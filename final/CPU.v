==> flow/design.v <==
module CPU(IR,Data_in,PC,Address_out,Data_out,MW,clk,reset);
	input clk,reset;
	input [15:0] IR;
	input [7:0] Data_in;
	output MW;
	output [7:0] PC,Address_out,Data_out;
	reg [7:0] PC,Address_out,Data_out,OP;
	reg [6:0] Opcode;
	reg [7:0] R [0:7];
	reg [5:0] AD;
	reg [2:0] DR,SA,SB;
	reg MW;
	initial begin
	end
	always @(*) begin
	 Address_out = R[SA];
	 Data_out=R[SB]; 
	end
	always @ (posedge clk) begin
		if(reset)begin
			PC = 0;
		end
		Opcode = IR[15:9];
		DR = IR[8:6];
		SA = IR[5:3];
		SB = IR[2:0];
		OP = {4'b0000,IR[2:0]};
		AD = {IR[8:6],IR[2:0]};
		MW = IR[14]&!IR[15];
		if ((IR[15]&&IR[14])==0)
			PC = PC+1;
		#1
		case(Opcode)
			7'b0000000: R[DR]=R[SA]; 
			7'b0000001: R[DR]=R[SA]+1; 
			7'b0000010: R[DR]=R[SA]+R[SB]; 
			7'b0000101: R[DR]=R[SA]-R[SB]; 
			7'b0000110: R[DR]=R[SA]-1; 
			7'b0001000: R[DR]=R[SA]&R[SB]; 
			7'b0001001: R[DR]=R[SA]|R[SB]; 
			7'b0001010: R[DR]=R[SA]^R[SB]; 
			7'b0001011: R[DR]=~R[SA]+1; 
			7'b0001100: R[DR]=R[SB]; 
			7'b0001101: R[DR]=R[SB]>>1; 
			7'b0001110: R[DR]=R[SB]<<1; 
			7'b1001100: R[DR]=OP; 
			7'b1000010: R[DR]=R[SA]+OP; 
			7'b0010000: R[DR]=Data_in; 
			7'b1100000: 
				begin
					if(R[SA]==0) PC = PC+AD;
					else PC = PC+1;
				end 
			7'b1100001: 
				begin
					if(R[SA]<0) PC = PC+AD;
					else PC = PC+1;
				end  
			7'b1110000: PC = R[SA]; 
		endcase
	end
endmodule
# From RTL to reports: CPU
# What the tools print for CPU, step after step.
# Line numbers count from 1 in the design file above.
# Cell names lack the library's common part.
# Not given: --
# setup
top_module	CPU
clk_port	clk
library	sky130hd
pvt_corner	tt_025C_1v80

# Word-level counts
# Yosys after proc, flatten, opt, wreduce and memory -nomap, before mapping. Print and check cells are not counted. Equal cells are merged and count once.
# bits
ff_bits	79
word_cells	379
input_bits	26
output_inout_bits	25
# op_classes
compare	1
reduce_and_logical	27
n_eq	172
n_logic	5
addsub	9
n_mux	153
# ops
op	count
8-bit two-way mux	140
8-bit case mux with 15-bit select	8
8-bit case mux with 8-bit select	4
2-bit != test with constant B	120
16-bit AND reduction	8
3-bit == test with constant B	20
7-bit OR reduction	8
7-bit by 4-bit == test with 1-bit output with constant B	7
7-bit == test with constant B	5
32-bit zero test	1
8-bit by 1-bit adder with 8-bit output with constant B	4
3-bit by 2-bit == test with 1-bit output with constant B	10
8-bit case mux with 3-bit select	1
15-bit nonzero test	1
3-bit by 1-bit == test with 1-bit output with constant B	5
3-bit zero test	5
7-bit by 3-bit == test with 1-bit output with constant B	2
8-bit by 1-bit subtractor with 8-bit output with constant B	1
8-bit by 1-bit < comparator with 1-bit output with constant B	1
8-bit by 3-bit adder with 8-bit output	1
8-bit by 6-bit adder with 8-bit output	1
8-bit adder	1
8-bit subtractor	1
8-bit bitwise AND	1
8-bit OR	1
8-bit bitwise XOR	1
8-bit NOT	1
8-bit zero test	1
# Other operator kinds: 7; their cells: 7.

# Longest topological paths
# Longest topological path by Yosys (ltp), each cell counted once; first at word level (registers and memories cut), then after technology mapping (sequential cells cut; the memories' decode and read muxes count).
# depth
word_depth	7
ABC_AREA	0
depth_mapped	19
depth_no_buf	17

# Netlist
# Yosys stat after the flow's synthesis: flattened, memories mapped to cells. It holds for the ABC_AREA given above (unset counts as 0); a run with the other value may have another netlist.
# synth_totals
flip_flops	79
synth_area_um2	7021.7
cell_count	738
# types
cell	count	type_area_um2
edfxtp_1	64	1.92E+03
mux4_2	27	608.083
ha_1	33	412.896
dfxtp_1	15	300.288
mux2i_1	29	290.278
a21oi_1	49	245.235
nand2_1	56	210.202
o21ai_0	39	195.187
nor2_1	49	183.926
xnor2_1	21	183.926
mux2_2	14	157.651
nand3_1	29	145.139
inv_1	36	135.13
o221ai_1	15	131.376
a221oi_1	13	113.859
clkbuf_1	25	93.84
nor2b_1	15	93.84
a22oi_1	11	82.579
# Not listed: further types 60, cells in them 198.

# Worst setup path after synthesis
# OpenSTA on the mapped netlist: ideal clock, no wires. The path of least setup slack (recovery checks aside). Input and output delay are each 20% of the period. Register names are those of the netlist, which keeps one name where synthesis merged equal registers.
# synth_path
path_kind	input to register
start	input IR[0]
end	register R[0][7]
delay_ns	3.680
t_first_pin_ns	1.214
slack_ns	1.176
stages	17
clock_period_ns	6.07
required_ns	5.764
n_path_buf	2
setup_ns	0.306
t_arrival_ns	4.588
input_delay_ns	1.214
period_less_setup_slack_ns	4.894
# "delay_ns" = arrival - input delay + setup time.
# "stages": output pins that drive a net of the path, with the launching flip-flop's if there is one; two outputs of one cell count as two.
# "period_less_setup_slack_ns" = period - worst setup slack (recovery checks aside). The figure is calculated, with input and output delays left at 20% of the set period.
# Between the ends stands the longest chain of elaborated cells between them, by number of cells; it is not shown to be the way that was timed. Of several equally long chains one is given.
# A line is the first line of the expression or statement that the cell stems from. Yosys adds cells for indexed reads and writes and turns some case tables into memories.
# At most two assigning lines are given for a register; there are more.
# synth_via
path_cell_list	buf_2 > buf_4 > mux4_2 > mux2i_1 > ha_1 > nand2_1 > o2111a_1 > inv_1 > ha_1 > a21o_1 > a21oi_1 > o21bai_1 > a21oi_1 > o21a_1 > nor2_1 > o211ai_1 > nand3_1
elab_chain_cells	6
# synth_lines
item	line	rtl
from (decl)	3	input [15:0] IR;
3-bit == test	37	7'b0000101: R[DR]=R[SA]-R[SB];
8-bit case mux with 8-bit select	37
8-bit two-way mux	33	case(Opcode)
8-bit subtractor	37
8-bit two-way mux	37
8-bit case mux with 15-bit select	33
to (assign)	34	7'b0000000: R[DR]=R[SA];
to (assign)	35	7'b0000001: R[DR]=R[SA]+1;
to (decl)	9	reg [7:0] R [0:7];

# Worst path after layout
# Path of least setup slack in the final report of entry A (OpenROAD, finished layout, wires in). Where an end is a register, its clock arrival counts in the times.
# layout_path
path_kind	input to register
start	input IR[0]
end	register R[3][7]
input_delay_ns	0.68
clock_period_ns	3.39
n_path_buf	3
stages	18
required_ns	3.45
slack_ns	-0.35
t_arrival_ns	3.79
t_first_pin_ns	0.68
setup_ns	0.29
# Between the ends stands the longest chain of elaborated cells between them, by number of cells; it is not shown to be the way that was timed. Of several equally long chains one is given.
# At most two assigning lines are given for a register; there are more.
# layout_via
path_cell_list	buf_12 > buf_6 > mux2_4 > a221o_1 > o22a_2 > inv_2 > nand4_1 > nand3_1 > o211ai_1 > ha_1 > buf_6 > inv_2 > o21bai_1 > a21oi_2 > o21ai_2 > nor2_1 > o211ai_1 > nand3_4
elab_chain_cells	6
# layout_lines
item	line	rtl
from (decl)	3	input [15:0] IR;
3-bit == test	37	7'b0000101: R[DR]=R[SA]-R[SB];
8-bit case mux with 8-bit select	37
8-bit two-way mux	33	case(Opcode)
8-bit subtractor	37
8-bit two-way mux	37
8-bit case mux with 15-bit select	33
to (assign)	34	7'b0000000: R[DR]=R[SA];
to (assign)	35	7'b0000001: R[DR]=R[SA]+1;
to (decl)	9	reg [7:0] R [0:7];

# CPU through Yosys and OpenROAD on sky130hd: 2 stored runs, unordered, with their settings and measured results. The constraints put input and output delay at 20% of the set period each and load the outputs with 0.01 pF.
# "achieved_clock_period_ns" is the run's clock period less its worst setup slack. It is reckoned from that one timing run; input and output delays stay at 20% of the period that was set.
# "worstPathTime_ns" is the time allowed to the run's worst setup path (the clock period less input and output delay, where it has them) less its slack. Clock arrival times count: a late capture clock shortens it, a late launch clock lengthens it.
# "design_power_w": no workload was simulated; the value follows from the tool's default switching activity.
# Settings: - = not set for that run.
# Results: - = not shown.
stored run	period_ns	CAP_MARGIN	CORE_MARGIN	CORE_UTILIZATION	SLEW_MARGIN	PLACE_DENSITY_LB_ADDON	HOLD_SLACK_MARGIN	CORE_ASPECT_RATIO	CELL_PAD_IN_SITES_GLOBAL_PLACEMENT	CELL_PAD_IN_SITES_DETAIL_PLACEMENT	TNS_END_PERCENT	ABC_AREA	GPL_TIMING_DRIVEN	GPL_ROUTABILITY_DRIVEN	CTS_CLUSTER_DIAMETER	MIN_ROUTING_LAYER	design_die_area_um2	worstPathTime_ns	worst_path_kind	ys_area_um2	achieved_clock_period_ns	setup_ws_ns	worst_hold_slack_ns	cell_area_final_um2	design_power_w	util_pct	fin_tns_ns
entry A	3.39	20	2	40	20	-	-	-	-	-	-	-	-	-	-	-	18629.5	3.06	input to register	7021.7	3.736	-0.346	0.716	10331.2	0.003173	59.9	-11.276
entry B	8.67	20	2	62	10	0.09	-0.09	1.2	1	0	55	1	0	0	210	met1	-	-	-	-	-	-	-	-	-	-	-
# Entry B: unfinished; error FLW-0024 in placement
